==> flow/design.v <==
module next_crc32_d8 (
    input  clock, 
    input  reset,
    input  start_port,
    output done_port,
	input  [7:0] data,
	input  [31:0] crc,
	output reg [31:0] return_port);
	reg[7:0]  d;
	reg[31:0] c;
	always @(posedge clock)
	begin
		d = data;
		c = crc;
		return_port[0]  <= c[24] ^ c[30] ^ d[1]  ^ d[7];
		return_port[1]  <= c[25] ^ c[31] ^ d[0]  ^ d[6]  ^ c[24] ^ c[30] ^ d[1]  ^ d[7];
		return_port[2]  <= c[26] ^ d[5]  ^ c[25] ^ c[31] ^ d[0]  ^ d[6]  ^ c[24] ^ c[30] ^ d[1]  ^ d[7];
		return_port[3]  <= c[27] ^ d[4]  ^ c[26] ^ d[5]  ^ c[25] ^ c[31] ^ d[0]  ^ d[6];
		return_port[4]  <= c[28] ^ d[3]  ^ c[27] ^ d[4]  ^ c[26] ^ d[5]  ^ c[24] ^ c[30] ^ d[1]  ^ d[7];
		return_port[5]  <= c[29] ^ d[2]  ^ c[28] ^ d[3]  ^ c[27] ^ d[4]  ^ c[25] ^ c[31] ^ d[0]  ^ d[6]  ^ c[24] ^ c[30] ^ d[1]  ^ d[7];
		return_port[6]  <= c[30] ^ d[1]  ^ c[29] ^ d[2]  ^ c[28] ^ d[3]  ^ c[26] ^ d[5]  ^ c[25] ^ c[31] ^ d[0]  ^ d[6];
		return_port[7]  <= c[31] ^ d[0]  ^ c[29] ^ d[2]  ^ c[27] ^ d[4]  ^ c[26] ^ d[5]  ^ c[24] ^ d[7];
		return_port[8]  <= c[0]  ^ c[28] ^ d[3]  ^ c[27] ^ d[4]  ^ c[25] ^ d[6]  ^ c[24] ^ d[7];
		return_port[9]  <= c[1]  ^ c[29] ^ d[2]  ^ c[28] ^ d[3]  ^ c[26] ^ d[5]  ^ c[25] ^ d[6];
		return_port[10] <= c[2]  ^ c[29] ^ d[2]  ^ c[27] ^ d[4]  ^ c[26] ^ d[5]  ^ c[24] ^ d[7];
		return_port[11] <= c[3]  ^ c[28] ^ d[3]  ^ c[27] ^ d[4]  ^ c[25] ^ d[6]  ^ c[24] ^ d[7];
		return_port[12] <= c[4]  ^ c[29] ^ d[2]  ^ c[28] ^ d[3]  ^ c[26] ^ d[5]  ^ c[25] ^ d[6]  ^ c[24] ^ c[30] ^ d[1]  ^ d[7];
		return_port[13] <= c[5]  ^ c[30] ^ d[1]  ^ c[29] ^ d[2]  ^ c[27] ^ d[4]  ^ c[26] ^ d[5]  ^ c[25] ^ c[31] ^ d[0]  ^ d[6];
		return_port[14] <= c[6]  ^ c[31] ^ d[0]  ^ c[30] ^ d[1]  ^ c[28] ^ d[3]  ^ c[27] ^ d[4]  ^ c[26] ^ d[5];
		return_port[15] <= c[7]  ^ c[31] ^ d[0]  ^ c[29] ^ d[2]  ^ c[28] ^ d[3]  ^ c[27] ^ d[4];
		return_port[16] <= c[8]  ^ c[29] ^ d[2]  ^ c[28] ^ d[3]  ^ c[24] ^ d[7];
		return_port[17] <= c[9]  ^ c[30] ^ d[1]  ^ c[29] ^ d[2]  ^ c[25] ^ d[6];
		return_port[18] <= c[10] ^ c[31] ^ d[0]  ^ c[30] ^ d[1]  ^ c[26] ^ d[5];
		return_port[19] <= c[11] ^ c[31] ^ d[0]  ^ c[27] ^ d[4];
		return_port[20] <= c[12] ^ c[28] ^ d[3];
		return_port[21] <= c[13] ^ c[29] ^ d[2];
		return_port[22] <= c[14] ^ c[24] ^ d[7];
		return_port[23] <= c[15] ^ c[25] ^ d[6]  ^ c[24] ^ c[30] ^ d[1]  ^ d[7];
		return_port[24] <= c[16] ^ c[26] ^ d[5]  ^ c[25] ^ c[31] ^ d[0]  ^ d[6];
		return_port[25] <= c[17] ^ c[27] ^ d[4]  ^ c[26] ^ d[5];
		return_port[26] <= c[18] ^ c[28] ^ d[3]  ^ c[27] ^ d[4]  ^ c[24] ^ c[30] ^ d[1]  ^ d[7];
		return_port[27] <= c[19] ^ c[29] ^ d[2]  ^ c[28] ^ d[3]  ^ c[25] ^ c[31] ^ d[0]  ^ d[6];
		return_port[28] <= c[20] ^ c[30] ^ d[1]  ^ c[29] ^ d[2]  ^ c[26] ^ d[5];
		return_port[29] <= c[21] ^ c[31] ^ d[0]  ^ c[30] ^ d[1]  ^ c[27] ^ d[4];
		return_port[30] <= c[22] ^ c[31] ^ d[0]  ^ c[28] ^ d[3];
		return_port[31] <= c[23] ^ c[29] ^ d[2];
	end
endmodule
### Tool chain data of next_crc32_d8

What the tools print for next_crc32_d8, step after step.
Lines are those of the file above, counted from 1.
Operators: Yosys type, input widths -> output width; for muxes data width and select width s.
Library cell names are shortened.
A cell with n/a has no value.

* design top: next_crc32_d8
* clock port: clock
* library: sky130hd
* corner: tt_025C_1v80

### Elaborated design

Source: Yosys, flattened and elaborated, memories not mapped. Widths are those after wreduce; folded enables and synchronous resets count as part of the registers. Registers that Yosys merges into a memory's read port (data or address) are not register bits. Print and check cells do not count. Equal cells are merged and count once.

* bits in registers: 32
* elaborated cells: 221
* input port bits: 43

* bitwise gates (word level): 220

Operators with widths (count)
* $xor 1x1->1: 220

### Longest topological paths

Depth = most cells in a row (Yosys ltp): at word level without a register or memory, in the mapped netlist without a sequential cell, where the memories' decode and read muxes count.

* word-level depth: 13
* ABC_AREA: 0
* mapped depth: 3
* depth with buffers taken out: 3

### Mapped cells and area

Source: synth_stat.txt of the flow (Yosys; design flattened, memories mapped). It holds for the ABC_AREA given above (unset counts as 0); a run with the other value may have another netlist.
Totals and module areas in this step are rounded.

* flip-flop cells: 32
* synthesis area: 1558 um^2
* cells in the netlist: 95
* sequential part of the area: 640.6 um^2

Cells by type (count)
* dfxtp_1: 32
* xnor2_1: 27
* xnor3_1: 8
* xor3_1: 6
* xnor2_4: 5
* xnor2_2: 5
* xor2_1: 7
* xor3_2: 2
* xor2_2: 1
* buf_4: 1
* conb_1: 1

### Worst setup path after synthesis

Path of least setup slack by OpenSTA after synthesis, without wires, with an ideal clock, recovery checks aside; 20% of the period is set as input and as output delay. Where synthesis merged equal registers, the netlist keeps one of their names.

* kind: in2reg
* from: input port crc[24]
* to: register return_port[12]
* slack: -101 ps
* arrival time: 1411 ps
* required time: 1310 ps
* delay of the path: 1253 ps
* stages: 3
* path buffers: 0
* period: 1440 ps
* library setup time: 130 ps
* period reached after synthesis: 1541 ps

"delay of the path" is the arrival time less input delay plus setup time.
"stages": output pins that drive a net of the path, with the launching flip-flop's if there is one; two outputs of one cell count as two.
"period reached after synthesis" = period - worst setup slack (recovery checks aside). The figure is calculated, with input and output delays left at 20% of the set period.
Between the ends stands the longest chain of elaborated cells between them, by number of cells; it is not shown to be the way that was timed. Of several equally long chains one is given.
A line is the first line of the expression or statement that the cell stems from. Yosys adds cells for indexed reads and writes and turns some case tables into memories.

* cell sequence: xnor2_4 xor3_2 xnor3_1
* cells in the longest elaborated chain: 4
* elaborated cells between the ends (all ways): 4
* RTL lines with such cells: 1

Ends and longest elaborated chain, after synthesis
* from (decl): line 7 `input [31:0] crc,`
* $xor 1x1->1 (4 in a row): line 27 `return_port[12] <= c[4] ^ c[29] ^ d[2] ^ c[28] ^ d[3] ^ c[26] ^ d[5] ^ c[25] ^ d[6] ^ c[24] ^ c[30] ^ d[1] ^ d ...`
* to (assign): line 27
* to (decl): line 8 `output reg [31:0] return_port);`

### Worst path after layout

From the final timing report of flow run 1: the path of least setup slack in the routed layout; clock arrival at registers is part of the times.
The report prints the path's times to 10 ps; the period is as set.

* kind: in2reg
* from: input port crc[26]
* to: register return_port[13]
* path buffers: 2
* period: 1240 ps
* stages: 5
* required time: 1410 ps
* arrival time: 1380 ps
* slack: 30 ps
* library setup time: 120 ps

Between the ends stands the longest chain of elaborated cells between them, by number of cells; it is not shown to be the way that was timed. Of several equally long chains one is given.

* cell sequence: buf_8 xnor2_4 buf_12 xor3_2 xnor3_1
* cells in the longest elaborated chain: 6
* elaborated cells between the ends (all ways): 6
* RTL lines with such cells: 1

Ends and longest elaborated chain, post-layout
* from (decl): line 7 `input [31:0] crc,`
* $xor 1x1->1 (6 in a row): line 28 `return_port[13] <= c[5] ^ c[30] ^ d[1] ^ c[29] ^ d[2] ^ c[27] ^ d[4] ^ c[26] ^ d[5] ^ c[25] ^ c[31] ^ d[0] ^ d ...`
* to (assign): line 28
* to (decl): line 8 `output reg [31:0] return_port);`

--- measured runs ---
next_crc32_d8 through Yosys and OpenROAD on sky130hd: 2 stored runs, unordered, with their settings and measured results. The constraints put input and output delay at 20% of the set period each and load the outputs with 0.01 pF.
"clock period reached" is the run's clock period less its worst setup slack. It is reckoned from that one timing run; input and output delays stay at 20% of the period that was set.
By "worst setup path time" is meant the share of the clock period that the worst setup path is allowed (20% is reserved at inputs, 20% at outputs), minus its slack. Clock arrival times at its registers enter into it.
"total power after layout" is the tool's figure for a default switching activity; nothing was simulated.
"worst setup path time" is known to 10 ps.
Results are given in rounded form.

### Flow run 1

==> flow/run.sh <==
#!/bin/bash
# the make line also repeats the synthesis and layout settings of config.mk as NAME=value (left out here)
make -C /OpenROAD-flow-scripts/flow DESIGN_CONFIG=/design/flow/config.mk WORK_HOME=/design/flow/orfs CLKGATE_MAP_FILE= finish
==> flow/config.mk <==
export PLATFORM = sky130hd
export DESIGN_NAME = next_crc32_d8
export DESIGN_NICKNAME = next_crc32_d8
export VERILOG_FILES = /design/flow/design.v
export SDC_FILE = /design/flow/constraint.sdc
export NUM_CORES = 4
export LEC_CHECK = 0
export ABC_AREA = 0
export CAP_MARGIN = 35
export CELL_PAD_IN_SITES_DETAIL_PLACEMENT = 1
export CORE_MARGIN = 2
export CORE_UTILIZATION = 32
export CTS_CLUSTER_DIAMETER = 179
export CTS_CLUSTER_SIZE = 50
export MAX_ROUTING_LAYER = met5
export MIN_ROUTING_LAYER = met2
export PLACE_DENSITY_LB_ADDON = 0.1
export SETUP_SLACK_MARGIN = 0.21
export SLEW_MARGIN = 15
==> flow/constraint.sdc <==
create_clock -name core_clock -period 1.24 [get_ports {clock}]
set_input_delay 0.2480 -clock core_clock [delete_from_list [all_inputs] [get_ports {clock}]]
set_output_delay 0.2480 -clock core_clock [all_outputs]
set_load 0.01 [all_outputs]

Results of flow run 1:
- Synthesis area: 1558 um^2
- Total power after layout: 0.005088 W
- Utilization: 0.679
- Worst hold slack: 474 ps
- Setup slack of the critical path: 30 ps
- Setup TNS: 0 ps
- Area of the die: 5442 um^2
- Clock period reached: 1210 ps
- Worst setup path time: 960 ps
- Critical path type: in2reg
- Standard-cell area of the final layout: 3209 um^2

### Flow run 2

==> flow/run.sh <==
#!/bin/bash
# the make line also repeats the synthesis and layout settings of config.mk as NAME=value (left out here)
make -C /OpenROAD-flow-scripts/flow DESIGN_CONFIG=/design/flow/config.mk WORK_HOME=/design/flow/orfs CLKGATE_MAP_FILE= finish
==> flow/config.mk <==
export PLATFORM = sky130hd
export DESIGN_NAME = next_crc32_d8
export DESIGN_NICKNAME = next_crc32_d8
export VERILOG_FILES = /design/flow/design.v
export SDC_FILE = /design/flow/constraint.sdc
export NUM_CORES = 4
export LEC_CHECK = 0
export CAP_MARGIN = 25
export CORE_MARGIN = 2
export CORE_UTILIZATION = 15
export CTS_CLUSTER_DIAMETER = 158
export HOLD_SLACK_MARGIN = 0.06
export MAX_ROUTING_LAYER = met4
export MIN_ROUTING_LAYER = met1
export PLACE_DENSITY_LB_ADDON = 0.07
export SETUP_SLACK_MARGIN = 0.08
export SLEW_MARGIN = 20
export TNS_END_PERCENT = 40
==> flow/constraint.sdc <==
create_clock -name core_clock -period 1.39 [get_ports {clock}]
set_input_delay 0.2780 -clock core_clock [delete_from_list [all_inputs] [get_ports {clock}]]
set_output_delay 0.2780 -clock core_clock [all_outputs]
set_load 0.01 [all_outputs]

Results of flow run 2:
- Standard-cell area of the final layout: 3004 um^2
- Synthesis area: 1558 um^2
- Worst hold slack: 497 ps
- Area of the die: 11220 um^2
- Clock period reached: 1294 ps
- Utilization: 0.295
- Setup slack of the critical path: 96 ps
- Total power after layout: 0.004204 W
- Setup TNS: 0 ps
- Worst setup path time: 1020 ps
- Critical path type: in2reg
--- end ---
