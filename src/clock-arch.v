==> flow/design.v <==
`timescale 1ns / 1ps 
module clock_time (
    input  clock, 
    input  reset,
    input  start_port,
    output reg  done_port,
    output reg[31:0] return_port);
reg[31:0]	counter_clocks; 
reg[31:0]	counter_milliseconds; 
always @(posedge clock)
	if (reset) begin
		counter_clocks 		 <= 32'b0;
		counter_milliseconds <= 32'b0;
	end else begin
		if (counter_clocks < 200000) begin
			counter_clocks <= counter_clocks + 1;
		end else begin
			counter_clocks <= 32'b0;
			counter_milliseconds <= counter_milliseconds + 1;
		end
		if (start_port)
		begin
			return_port <= counter_milliseconds;
			done_port <= 1;
		end
	end
endmodule
== From RTL to reports: clock_time ==
Tool output for the design above, in the order of the flow.
Line numbers count from 1 in the design file above.
Cell names lack the library's common part.
A cell with - has no value.

* Top: clock_time
* Clock port: clock
* Cell library: sky130hd
* Library corner: tt_025C_1v80

== Elaborated design ==
Source: Yosys, flattened and elaborated, memories not mapped. Widths are those after wreduce. Registers that Yosys merges into a memory's read port (data or address) are not register bits. Print and check cells do not count. Equal cells are merged and count once.

* Bits in registers: 96
* Cells after elaboration: 10
* Input bits: 3
* Output and inout bits: 33

* $add $sub $neg: 2
* Magnitude comparators: 1
* Bitwise logic cells: 2
* Reductions and logical operators: 2

{| class="wikitable"
|+ Operator list
! kind !! number
|-
| adder 32 x 1 -> 32 bit with constant B || 2
|-
| < comparator 32 x 18 -> 1 bit with constant B || 1
|-
| inverter 1 bit || 2
|-
| AND reduction 2 bit || 1
|-
| OR reduction 2 bit || 1
|}

== Depth ==
Longest topological path by Yosys (ltp), each cell counted once; first at word level (registers and memories cut), then after technology mapping (sequential cells cut; the memories' decode and read muxes count).

* Word-level depth: 3
* ABC_AREA: 0
* Gate-level depth with buffers: 7
* Mapped depth without buffers: 5

== Mapped cells and area ==
The flow's flattened synthesis, as Yosys stat reports it; memories are mapped. The netlist is that of the ABC_AREA named above (0 if unset); the other value can give another one.

* Mapped flip-flops: 96
* Buffers: 18
* Mapped cells: 364
* Chip area (Yosys): 4146.5 sq um
* Sequential part of the area: 2242.2 sq um

{| class="wikitable"
|+ Cell types
! cell !! number !! area in all (sq um)
|-
| dfxtp_1 || 64 || 1.28E+03
|-
| edfxtp_1 || 32 || 960.922
|-
| a2111oi_4 || 10 || 275.264
|-
| nor2_1 || 60 || 225.216
|-
| mux2_2 || 16 || 180.173
|-
| nor2b_1 || 27 || 168.912
|-
| mux2_1 || 13 || 146.39
|-
| nand3_1 || 19 || 95.091
|-
| xnor2_1 || 9 || 78.826
|-
| a211oi_1 || 9 || 67.565
|-
| xor2_1 || 7 || 61.309
|-
| nand4_1 || 9 || 56.304
|-
| and4_1 || 6 || 52.55
|-
| nand2_1 || 13 || 48.797
|-
| nor4_1 || 7 || 43.792
|-
| a21oi_1 || 8 || 40.038
|-
| a211oi_2 || 3 || 37.536
|-
| clkbuf_1 || 9 || 33.782
|}

Not listed: further types 21, cells in them 43.

== Worst setup path after synthesis ==
Path of least setup slack by OpenSTA after synthesis, without wires, with an ideal clock, recovery checks aside; 20% of the period is set as input and as output delay. Where synthesis merged equal registers, the netlist keeps one of their names.

* Kind: input port to flip-flop
* Start point: input port reset
* End point: register return_port[0]
* Path delay: 2.252 ns
* Data required time: 2.166 ns
* Period: 2.59 ns
* Input delay: 0.518 ns
* Time at the first pin: 0.518 ns
* Setup slack: -0.181 ns
* Data arrival time: 2.346 ns
* Buffers on the path: 2
* Stages: 3
* Setup time: 0.424 ns
* Period reached after synthesis: 2.771 ns

"path delay" = arrival - input delay + setup time.
"stages" counts driving pins, that of a launching flip-flop among them; a cell with two outputs on the path counts twice.
"period reached after synthesis" = period - worst setup slack (recovery checks aside). The figure is calculated, with input and output delays left at 20% of the set period.
The rows between start and end are the longest chain of elaborated cells between them; the timing report does not say that the signal goes this way. Where chains are equally long, one stands for them.
A line is the first line of the expression or statement that the cell stems from. Yosys adds cells for indexed reads and writes and turns some case tables into memories.

* Path through: clkbuf_1 clkbuf_1 nor2b_1
* Cells in the longest elaborated chain: 2
* Elaborated cells on any way between the ends: 2
* Source lines of those cells: 0
* Those cells by class: logic (1); reduce/logical (1)

{| class="wikitable"
|+ RTL lines, path post-synthesis
! what !! RTL line !! source
|-
| start: declaration || 4 || <nowiki>input  reset,</nowiki>
|-
| inverter 1 bit || - ||
|-
| AND reduction 2 bit || - ||
|-
| end: assignment || 23 || <nowiki>return_port <= counter_milliseconds;</nowiki>
|-
| end: declaration || 7 || <nowiki>output reg[31:0] return_port);</nowiki>
|}

== Path in the finished layout ==
From the final timing report of run 1: the path of least setup slack in the routed layout; clock arrival at registers is part of the times.

* Kind: flip-flop to flip-flop
* Start point: register counter_clocks[9]
* End point: register counter_milliseconds[27]
* Stages: 7
* Data arrival time: 2.26 ns
* Data required time: 2.41 ns
* Time at the first pin: 0.35 ns
* Setup time: 0.10 ns
* Buffers on the path: 1
* Setup slack: 0.15 ns
* Period: 2.16 ns

The rows between start and end are the longest chain of elaborated cells between them; the timing report does not say that the signal goes this way. Where chains are equally long, one stands for them.
At most two assigning lines are given for a register; there are more.

* Path through: dfxtp_4 nor2_2 or3_4 a21o_4 buf_12 a2111oi_4 mux2_4
* Cells in the longest elaborated chain: 1
* Elaborated cells on any way between the ends: 1
* Source lines of those cells: 1
* Those cells by class: compare (1)

{| class="wikitable"
|+ RTL lines, path post-layout
! what !! RTL line !! source
|-
| start: declaration || 8 || <nowiki>reg[31:0] counter_clocks;</nowiki>
|-
| start: assignment || 12 || <nowiki>counter_clocks <= 32'b0;</nowiki>
|-
| start: assignment || 16 || <nowiki>counter_clocks <= counter_clocks + 1;</nowiki>
|-
| < comparator 32 x 18 -> 1 bit || 15 || <nowiki>if (counter_clocks < 200000) begin</nowiki>
|-
| end: assignment || 13 || <nowiki>counter_milliseconds <= 32'b0;</nowiki>
|-
| end: assignment || 19 || <nowiki>counter_milliseconds <= counter_milliseconds + 1;</nowiki>
|-
| end: declaration || 9 || <nowiki>reg[31:0] counter_milliseconds;</nowiki>
|}

Lab notebook: clock_time

Design clock_time on sky130hd. What follows are 2 stored runs of the flow, each under its own settings; their order means nothing. The constraints put input and output delay at 20% of the set period each and load the outputs with 0.01 pF.
By "clock period reached" is meant the clock period of the run minus its worst setup slack. This is arithmetic on one report: input and output delays are still those of the set period (20% each).
"worst path time" is the time allowed to the run's worst setup path (the clock period less input and output delay, where it has them) less its slack. Clock arrival times count: a late capture clock shortens it, a late launch clock lengthens it.
"power consumption" rests on the timing tool's default activity at the inputs, not on a simulated workload.

=== Run 1 ===
{| class="wikitable"
! Setting !! Value
|-
| period_ns || 2.16
|-
| CORE_UTILIZATION || 39
|-
| SETUP_SLACK_MARGIN || 0.61
|-
| PLACE_DENSITY_LB_ADDON || 0.12
|-
| HOLD_SLACK_MARGIN || -0.08
|-
| CORE_MARGIN || 9
|-
| GPL_TIMING_DRIVEN || 1
|-
| CTS_CLUSTER_SIZE || 93
|-
| CAP_MARGIN || 5
|-
| SLEW_MARGIN || 20
|-
! Result !! Value
|-
| Full die area || 14667.6 sq um
|-
| Post-layout utilization || 52.0 %
|-
| Power consumption || 3.151 mW
|-
| Chip area after synthesis (Yosys) || 4146.5 sq um
|-
| Total negative slack || 0.000 ns
|-
| Clock period reached || 2.015 ns
|-
| Worst setup slack after layout || 0.145 ns
|-
| Worst path time || 2.01 ns
|-
| Class of the worst setup path || flip-flop to flip-flop
|-
| Standard-cell area of the final layout || 5367.6 sq um
|-
| Smallest hold slack || 0.460 ns
|}

=== Run 2 ===
{| class="wikitable"
! Setting !! Value
|-
| period_ns || 1.93
|-
| CORE_UTILIZATION || 21
|-
| SETUP_SLACK_MARGIN || 0.53
|-
| PLACE_DENSITY_LB_ADDON || 0.19
|-
| CORE_ASPECT_RATIO || 1.5
|-
| CELL_PAD_IN_SITES_GLOBAL_PLACEMENT || 0
|-
| GPL_ROUTABILITY_DRIVEN || 1
|-
| CAP_MARGIN || 20
|-
| MIN_ROUTING_LAYER || met2
|-
| MAX_ROUTING_LAYER || met5
|-
| CORE_MARGIN || 2
|-
| SLEW_MARGIN || 20
|-
! Result !! Value
|-
| Full die area || 20907.8 sq um
|-
| Post-layout utilization || 30.6 %
|-
| Power consumption || 4.084 mW
|-
| Chip area after synthesis (Yosys) || 4146.5 sq um
|-
| Total negative slack || -0.239 ns
|-
| Clock period reached || 1.980 ns
|-
| Worst setup slack after layout || -0.050 ns
|-
| Worst path time || 1.98 ns
|-
| Class of the worst setup path || flip-flop to flip-flop
|-
| Standard-cell area of the final layout || 5973.2 sq um
|-
| Smallest hold slack || 0.449 ns
|}
